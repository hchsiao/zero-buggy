==> flow/design.v <==
typedef struct packed {
  logic [13:0] _z1;
  logic        dmihardreset;
  logic        dmireset;
  logic [ 0:0] _z2;
  logic [ 2:0] idle;
  logic [ 1:0] dmistat;
  logic [ 5:0] abits;
  logic [ 3:0] version;
} DTMCS;
typedef struct packed {
  logic [15-1:0] address;
  logic [31:0]       data;
  logic [ 1:0]       op;
} DMI;
typedef enum logic[15-1:0] {
  data0 = 'h04,
  data1,
  data2,
  data3,
  data4,
  data5,
  data6,
  data7,
  data8,
  data9,
  data10,
  data11,
  dmcontrol = 'h10,
  dmstatus,
  hartinfo,
  haltsum,
  hawindowsel,
  hawindow,
  abstractcs,
  command,
  abstractauto,
  progbuf0 = 'h20,
  progbuf1,
  progbuf2,
  progbuf3,
  progbuf4,
  progbuf5,
  progbuf6,
  progbuf7,
  progbuf8,
  progbuf9,
  progbuf10,
  progbuf11,
  progbuf12,
  progbuf13,
  progbuf14,
  progbuf15
} DMI_MMAP;
interface DMIPort;
  logic          valid;
  logic          ready;
  logic          write_en;
  DMI_MMAP       addr;
  logic [31:0]   rdata;
  logic [31:0]   wdata;
  modport Master (
    output valid,
    input  ready,
    output write_en,
    output addr,
    input  rdata,
    output wdata
  );
  modport Slave (
    input  valid,
    output ready,
    input  write_en,
    input  addr,
    output rdata,
    input  wdata
  );
endinterface
module debug_transfer_module #(
  parameter	ABITS      = 15,
  parameter	DTMCS_LEN  = 32,
  parameter	DMI_LEN    = (34 + 15)
)(
  input  logic dtmcs_valid_i,
  input  DTMCS dtmcs_i,
  output DTMCS dtmcs_o,
  input  logic dmi_valid_i,
  input  DMI   dmi_i,
  output DMI   dmi_o,
  DMIPort.Master dm,
  input logic clk,
  input logic rst,
  input logic test_mode
);
logic during_transaction_reg;
logic write_reg;
logic [ABITS-1:0] addr_reg;
logic [31:0] wdata_reg;
logic [31:0] rdata_reg;
wire [5:0] abits = ABITS;
assign dtmcs_o = {17'd0, 3'd0, 2'd0, abits, 4'd1};
assign dmi_o = {addr_reg, rdata_reg, 2'b0};
assign dm.valid = during_transaction_reg && !dm.ready;
assign dm.write_en = write_reg;
assign dm.addr = DMI_MMAP'(addr_reg);
assign dm.wdata = wdata_reg;
always @ (posedge clk) begin
  if(rst) begin
    during_transaction_reg <= 0;
    addr_reg <= 0;
    wdata_reg <= 0;
    rdata_reg <= 0;
    write_reg <= 0;
  end
  else begin
    if(during_transaction_reg) begin
      if(dm.ready) begin
        during_transaction_reg <= 0;
        rdata_reg <= dm.rdata;
      end
    end
    else if(dmi_valid_i) begin
      during_transaction_reg <= (1 == dmi_i.op) || (2 == dmi_i.op);
      write_reg <= (2 == dmi_i.op);
      addr_reg <= dmi_i.address;
      wdata_reg <= dmi_i.data;
    end
  end
end
endmodule
-- Reports on debug_transfer_module
Tool output for the design above, in the order of the flow.
Lines are those of the file above, counted from 1.
Library cell names are shortened.
The mark -- stands for no value.
- design top: debug_transfer_module
- clock port: clk
- standard-cell library: sky130hd
- corner: tt_025C_1v80

-- Word-level counts
Source: Yosys, flattened and elaborated, memories not mapped. Widths are those after wreduce. Registers that Yosys merges into a memory's read port (data or address) are not register bits. Print and check cells do not count. Equal cells are merged and count once.
- noted word-level cells: 12
- noted register bits after elaboration: 17
- input port bits at 86
- reduce/logical cells at 3
- noted muxes and demuxes: 3
- noted eq/ne operators: 2
- bitwise operators at 1
- operators by type and width (cell ; number):
    2-bit AND reduction ; 2
    1-bit 2-to-1 mux ; 3
    1-bit by 2-bit == test with 1-bit output with constant A ; 1
    2-bit == test with constant A ; 1
    1-bit logical OR ; 1
    1-bit NOT ; 1

-- Longest topological paths
Yosys ltp: most cells in a row. Word level: on the elaborated netlist, between registers, memories and ports. Mapped: between sequential cells and ports; inverters and the memories' decode and read muxes count.
- depth after elaboration at 4
- noted ABC_AREA: 0
- gate-level depth with buffers at 3
- noted depth with buffers taken out: 2

-- Netlist
The flow's flattened synthesis, as Yosys stat reports it; memories are mapped. The netlist is that of the ABC_AREA named above (0 if unset); the other value can give another one.
- noted chip area (Yosys): 1266.2 um2
- mapped flip-flops: 16
- buffers at 73
- noted mapped cells: 139
- cell types (type ; number ; area in all (um2)):
    buf_4 ; 68 ; 510.49
    dfxtp_1 ; 16 ; 320.307
    nand4bb_1 ; 15 ; 168.912
    nand2b_1 ; 15 ; 93.84
    o21ai_2 ; 10 ; 87.584
    o21ai_0 ; 4 ; 20.019
    clkbuf_1 ; 4 ; 15.014
    buf_6 ; 1 ; 11.261
    and2b_4 ; 1 ; 10.01
    xnor2_1 ; 1 ; 8.758
    conb_1 ; 2 ; 7.507
    nor3b_1 ; 1 ; 7.507
    o21ai_1 ; 1 ; 5.005

-- Timing after synthesis
Source: OpenSTA report_checks on the synthesized netlist (no wires, ideal clock, input and output delay 20% of the period each), path of least setup slack; recovery checks are left aside. Register names are those of the netlist, which keeps one name where synthesis merged equal registers.
- path type: flip-flop to flip-flop
- start: reg during_transaction_reg
- end: reg addr_reg[12]
- noted path delay: 0.915 ns
- noted arrival time: 0.799 ns
- setup time at 0.116 ns
- noted launch time at the first pin: 0.000 ns
- period: 1.34 ns
- noted buffers on the path: 1
- path slack at 0.425 ns
- stages: 4
- noted synthesis period reached: 0.915 ns
"path delay" = arrival - input delay + setup time.
"stages": output pins that drive a net of the path, with the launching flip-flop's if there is one; two outputs of one cell count as two.
"synthesis period reached" is the clock period less the worst setup slack; recovery checks do not enter. This is arithmetic on one report: input and output delays are still those of the set period (20% each).
Between the ends stands the longest chain of elaborated cells between them, by number of cells; it is not shown to be the way that was timed. Of several equally long chains one is given.
Each line given opens the expression or statement behind the cell; cells for indexed reads and writes are added by Yosys, which also makes memories of some case tables.
A register here has more assigning lines than the two given.
- cell sequence: dfxtp_1 > and2b_4 > buf_6 > o21ai_2
- cells in the longest elaborated chain at 2
- ends and longest elaborated chain, post-synthesis (what ; RTL line ; text):
    start: declaration ; 95 ; logic during_transaction_reg;
    start: assignment ; 109 ; during_transaction_reg <= 0;
    start: assignment ; 123 ; during_transaction_reg <= (1 == dmi_i.op) || (2 == dmi_i.op);
    1-bit NOT ; -- ;
    2-bit AND reduction ; -- ;
    end: assignment ; 110 ; addr_reg <= 0;
    end: assignment ; 125 ; addr_reg <= dmi_i.address;
    end: declaration ; 97 ; logic [ABITS-1:0] addr_reg;

## Implementation results

debug_transfer_module: 2 stored runs of the Yosys and OpenROAD flow on sky130hd. The settings differ; the order carries no meaning. The constraints put input and output delay at 20% of the set period each and load the outputs with 0.01 pF.

Run A
Settings were period_ns = 1.83; CORE_UTILIZATION = 67; PLACE_DENSITY_LB_ADDON = 0.25; CORE_ASPECT_RATIO = 0.9; CELL_PAD_IN_SITES_GLOBAL_PLACEMENT = 3; TNS_END_PERCENT = 45; CTS_CLUSTER_SIZE = 10; CAP_MARGIN = 25; SLEW_MARGIN = 15; MAX_ROUTING_LAYER = met5; CORE_MARGIN = 2
- stopped before the end: placement reported FLW-0024

Run B
Settings were period_ns = 0.651; CORE_UTILIZATION = 66; SETUP_SLACK_MARGIN = 0.1; PLACE_DENSITY = 0.89; CELL_PAD_IN_SITES_GLOBAL_PLACEMENT = 2; CELL_PAD_IN_SITES_DETAIL_PLACEMENT = 2; GPL_TIMING_DRIVEN = 1; GPL_ROUTABILITY_DRIVEN = 1; CTS_CLUSTER_SIZE = 12; CTS_CLUSTER_DIAMETER = 49; CAP_MARGIN = 30; SLEW_MARGIN = 10; MIN_ROUTING_LAYER = met2; CORE_MARGIN = 2
- stopped before the end: placement reported GPL-0301
